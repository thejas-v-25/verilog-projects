==> flow/design.v <==
module uart_simple #(
    parameter CLK_FREQ = 50000000,     
    parameter BAUD_RATE = 9600         
)(
    input  wire clk,
    input  wire rst,
    input  wire rx,                    
    output reg  tx,                    
    input  wire [7:0] tx_data,         
    input  wire tx_start,              
    output reg  tx_busy,               
    output reg  [7:0] rx_data,         
    output reg  rx_done                
);
    localparam integer CLKS_PER_BIT = CLK_FREQ / BAUD_RATE;
    reg [15:0] tx_count = 0;
    reg [3:0]  tx_bit_index = 0;
    reg [9:0]  tx_shift = 10'b1111111111;  
    always @(posedge clk or posedge rst) begin
        if (rst) begin
            tx <= 1'b1;
            tx_busy <= 0;
            tx_count <= 0;
            tx_bit_index <= 0;
            tx_shift <= 10'b1111111111;
        end else begin
            if (tx_start && !tx_busy) begin
                tx_shift <= {1'b1, tx_data, 1'b0};
                tx_busy <= 1;
                tx_count <= 0;
                tx_bit_index <= 0;
            end else if (tx_busy) begin
                if (tx_count == CLKS_PER_BIT-1) begin
                    tx <= tx_shift[0];                   
                    tx_shift <= tx_shift >> 1;           
                    tx_bit_index <= tx_bit_index + 1;
                    tx_count <= 0;
                    if (tx_bit_index == 9) begin
                        tx_busy <= 0;  
                    end
                end else begin
                    tx_count <= tx_count + 1;
                end
            end
        end
    end
    reg [15:0] rx_count = 0;
    reg [3:0]  rx_bit_index = 0;
    reg [7:0]  rx_shift = 0;
    reg rx_busy = 0;
    always @(posedge clk or posedge rst) begin
        if (rst) begin
            rx_done <= 0;
            rx_busy <= 0;
            rx_count <= 0;
            rx_bit_index <= 0;
        end else begin
            rx_done <= 0;
            if (!rx_busy && !rx) begin
                rx_busy <= 1;
                rx_count <= CLKS_PER_BIT/2;  
                rx_bit_index <= 0;
            end else if (rx_busy) begin
                if (rx_count == CLKS_PER_BIT-1) begin
                    rx_count <= 0;
                    if (rx_bit_index < 8) begin
                        rx_shift <= {rx, rx_shift[7:1]};  
                        rx_bit_index <= rx_bit_index + 1;
                    end else begin
                        rx_data <= rx_shift;  
                        rx_done <= 1;
                        rx_busy <= 0;
                    end
                end else begin
                    rx_count <= rx_count + 1;
                end
            end
        end
    end
endmodule
---- Reports on uart_simple ----
What the tools print for uart_simple, step after step.
Lines are those of the file above, counted from 1.
Operators: Yosys type, input widths -> output width; for muxes data width and select width s.
Library cell names are shortened.
The mark - stands for no value.
inputs
  design top .............................. uart_simple
  clock input ............................. clk
  library ................................. sky130hd
  library corner .......................... tt_025C_1v80

---- Elaborated design ----
Yosys after proc, flatten, opt, wreduce and memory -nomap, before mapping. Memory bits, and registers merged into a memory's read port (data or address), are not among the register bits. Print and check cells are not counted. Equal cells are merged and count once.
cells by class
  $lt $le $gt $ge ......................... 1
  add/subtract/negate cells ............... 4
  bitwise logic cells ..................... 4
  multiplexer cells ....................... 28
  equal/unequal tests ..................... 3
  reduce/logical cells .................... 15
operators with widths
  operator               number
  $mux 16                6
  $add 16x1->16 const B  2
  $eq 16x13->1 const B   2
  $mux 10                3
  $mux 4                 7
  $mux 1                 12
  $reduce_bool 2->1      5
  $reduce_and 5->1       2
  $add 4x1->4 const B    2
  $reduce_and 3->1       2
  $not 1->1              4
  $lt 4x4->1 const B     1
  $eq 4x4->1 const B     1
  $logic_not 1->1        3
  $logic_and 1x1->1      2
  $reduce_and 2->1       1
bit counts
  bits in registers ....................... 70
  input port bits ......................... 12

---- Longest topological paths ----
Depth = most cells in a row (Yosys ltp): at word level without a register or memory, in the mapped netlist without a sequential cell, where the memories' decode and read muxes count.
depth
  depth in word-level cells ............... 5
  ABC_AREA ................................ 0
  mapped depth ............................ 7

---- After synthesis ----
Source: synth_stat.txt of the flow (Yosys; design flattened, memories mapped). It holds for the ABC_AREA given above (unset counts as 0); a run with the other value may have another netlist.
The area totals of this step are shown rounded.
mapped netlist
  area of sequential cells ................ 1850 µm²
  flip-flop cells ......................... 70
  buffers ................................. 19
  synthesis area .......................... 3430 µm²
  mapped cells ............................ 319
cell types
  cell type  number
  dfrtp_1    43
  edfxtp_1   16
  dfstp_2    11
  nand3_1    22
  nand2_1    26
  nand4_1    12
  a31oi_1    10
  ha_1       5
  nor4_1     9
  a21oi_1    11
  nor2_1     14
  o211ai_1   7
  xnor2_1    6
  clkbuf_1   13
  o21ai_0    9
  a22o_1     5
  and2_1     7
  a41oi_1    4
Other cell types: 37; their cells: 89.

---- Worst setup path after synthesis ----
OpenSTA on the mapped netlist: ideal clock, no wires. The path of least setup slack (recovery checks aside). Input and output delay are each 20% of the period. Register names are those of the netlist, which keeps one name where synthesis merged equal registers.
timing path post-synthesis
  path type ............................... input to register
  start point ............................. in rst
  end point ............................... reg rx_data[0]
  arrival ................................. 2582 ps
  buffers on the path ..................... 0
  driving pins on the path ................ 2
  data required time ...................... 4547 ps
  slack ................................... 1965 ps
  path delay .............................. 1939 ps
  input delay ............................. 976 ps
  launch time at the first pin ............ 976 ps
  clock period ............................ 4880 ps
  synthesis period reached ................ 2915 ps
"path delay" = arrival - input delay + setup time.
"driving pins on the path": output pins that drive a net of the path, with the launching flip-flop's if there is one; two outputs of one cell count as two.
"synthesis period reached" is the clock period less the worst setup slack; recovery checks do not enter. This is arithmetic on one report: input and output delays are still those of the set period (20% each).
The rows between start and end are the longest chain of elaborated cells between them; the timing report does not say that the signal goes this way. Where chains are equally long, one stands for them.
A line is the first line of the expression or statement that the cell stems from. Yosys adds cells for indexed reads and writes and turns some case tables into memories.
on the way, post-synthesis
  cell sequence ........................... inv_1 -> and3_1
  length of the longest elaborated chain .. 2
  elaborated cells between the ends (all ways) .. 2
  source lines of those cells ............. 0
  those cells by class .................... 1 x logic; 1 x reduce/logical
RTL lines, path post-synthesis
  element           line  RTL
  from (decl)       6     input  wire rst,
  $not 1->1         -
  $reduce_and 5->1  -
  to (assign)       70    rx_data <= rx_shift;
  to (decl)         12    output reg  [7:0] rx_data,

---- Worst path after layout ----
From the final timing report of record 1: the path of least setup slack in the routed layout; clock arrival at registers is part of the times.
The report prints the path's times to 10 ps; the period is as set.
timing path post-layout
  path type ............................... register to register
  start point ............................. reg rx_count[11]
  end point ............................... reg rx_shift[2]
  buffers on the path ..................... 1
  arrival ................................. 2570 ps
  launch time at the first pin ............ 330 ps
  clock period ............................ 4490 ps
  slack ................................... 1960 ps
  data required time ...................... 4520 ps
  driving pins on the path ................ 6
The rows between start and end are the longest chain of elaborated cells between them; the timing report does not say that the signal goes this way. Where chains are equally long, one stands for them.
A register here has more assigning lines than the two given.
on the way, post-layout
  cell sequence ........................... dfrtp_1 -> or4_1 -> nor4_1 -> nand2_1 -> nor3_1 -> buf_2
  length of the longest elaborated chain .. 2
  elaborated cells between the ends (all ways) .. 2
  source lines of those cells ............. 1
  those cells by class .................... 1 x eq/ne; 1 x reduce/logical
RTL lines, path post-layout
  element           line  RTL
  from (decl)       47    reg [15:0] rx_count = 0;
  from (assign)     61    rx_count <= CLKS_PER_BIT/2;
  from (assign)     75    rx_count <= rx_count + 1;
  $eq 16x13->1      64    if (rx_count == CLKS_PER_BIT-1) begin
  $reduce_and 5->1  -
  to (assign)       67    rx_shift <= {rx, rx_shift[7:1]};
  to (decl)         49    reg [7:0]  rx_shift = 0;

Stored flow runs of uart_simple (2 of them; Yosys, OpenROAD, sky130hd). They differ in their settings and are not a sequence. Constraints: input delay and output delay 20% of the set period each, output load 0.01 pF.
"reached clock period" is the run's clock period less its worst setup slack. It is reckoned from that one timing run; input and output delays stay at 20% of the period that was set.
"worst path time" = time allowed to the worst setup path (clock period - input delay - output delay, where it has them) - its slack; a late launch clock adds to it, a late capture clock takes from it.
"worst path time" is given in steps of 10 ps.
Results are given in rounded form.

---- record 1 ----
settings
  period_ns = 4.49
  CORE_UTILIZATION = 18
  SETUP_SLACK_MARGIN = 0.92
  PLACE_DENSITY = 0.69
  HOLD_SLACK_MARGIN = 0.2
  GPL_TIMING_DRIVEN = 1
  GPL_ROUTABILITY_DRIVEN = 0
  CTS_CLUSTER_SIZE = 52
  CAP_MARGIN = 35
  MIN_ROUTING_LAYER = met1
  CORE_MARGIN = 2
  SLEW_MARGIN = 20
results
  utilization after layout ................ 22.3%
  reached clock period .................... 2531 ps
  worst path time ......................... 2530 ps
  critical path type ...................... register to register
  lowest hold slack ....................... 435 ps
  setup slack of the critical path ........ 1960 ps
  chip area after synthesis (Yosys) ....... 3430 µm²
  setup TNS ............................... 0 ps
  die outline area ........................ 20200 µm²

---- record 2 ----
settings
  period_ns = 2.42
  CORE_UTILIZATION = 19
  PLACE_DENSITY_LB_ADDON = 0.02
  CELL_PAD_IN_SITES_GLOBAL_PLACEMENT = 0
  CELL_PAD_IN_SITES_DETAIL_PLACEMENT = 1
  TNS_END_PERCENT = 5
  GPL_ROUTABILITY_DRIVEN = 1
  CTS_CLUSTER_DIAMETER = 186
  MAX_ROUTING_LAYER = met5
  CAP_MARGIN = 20
  CORE_MARGIN = 2
  SLEW_MARGIN = 20
results
  utilization after layout ................ 24.7%
  reached clock period .................... 2228 ps
  worst path time ......................... 2230 ps
  critical path type ...................... register to register
  lowest hold slack ....................... 432 ps
  setup slack of the critical path ........ 192 ps
  chip area after synthesis (Yosys) ....... 3430 µm²
  setup TNS ............................... 0 ps
  die outline area ........................ 19200 µm²
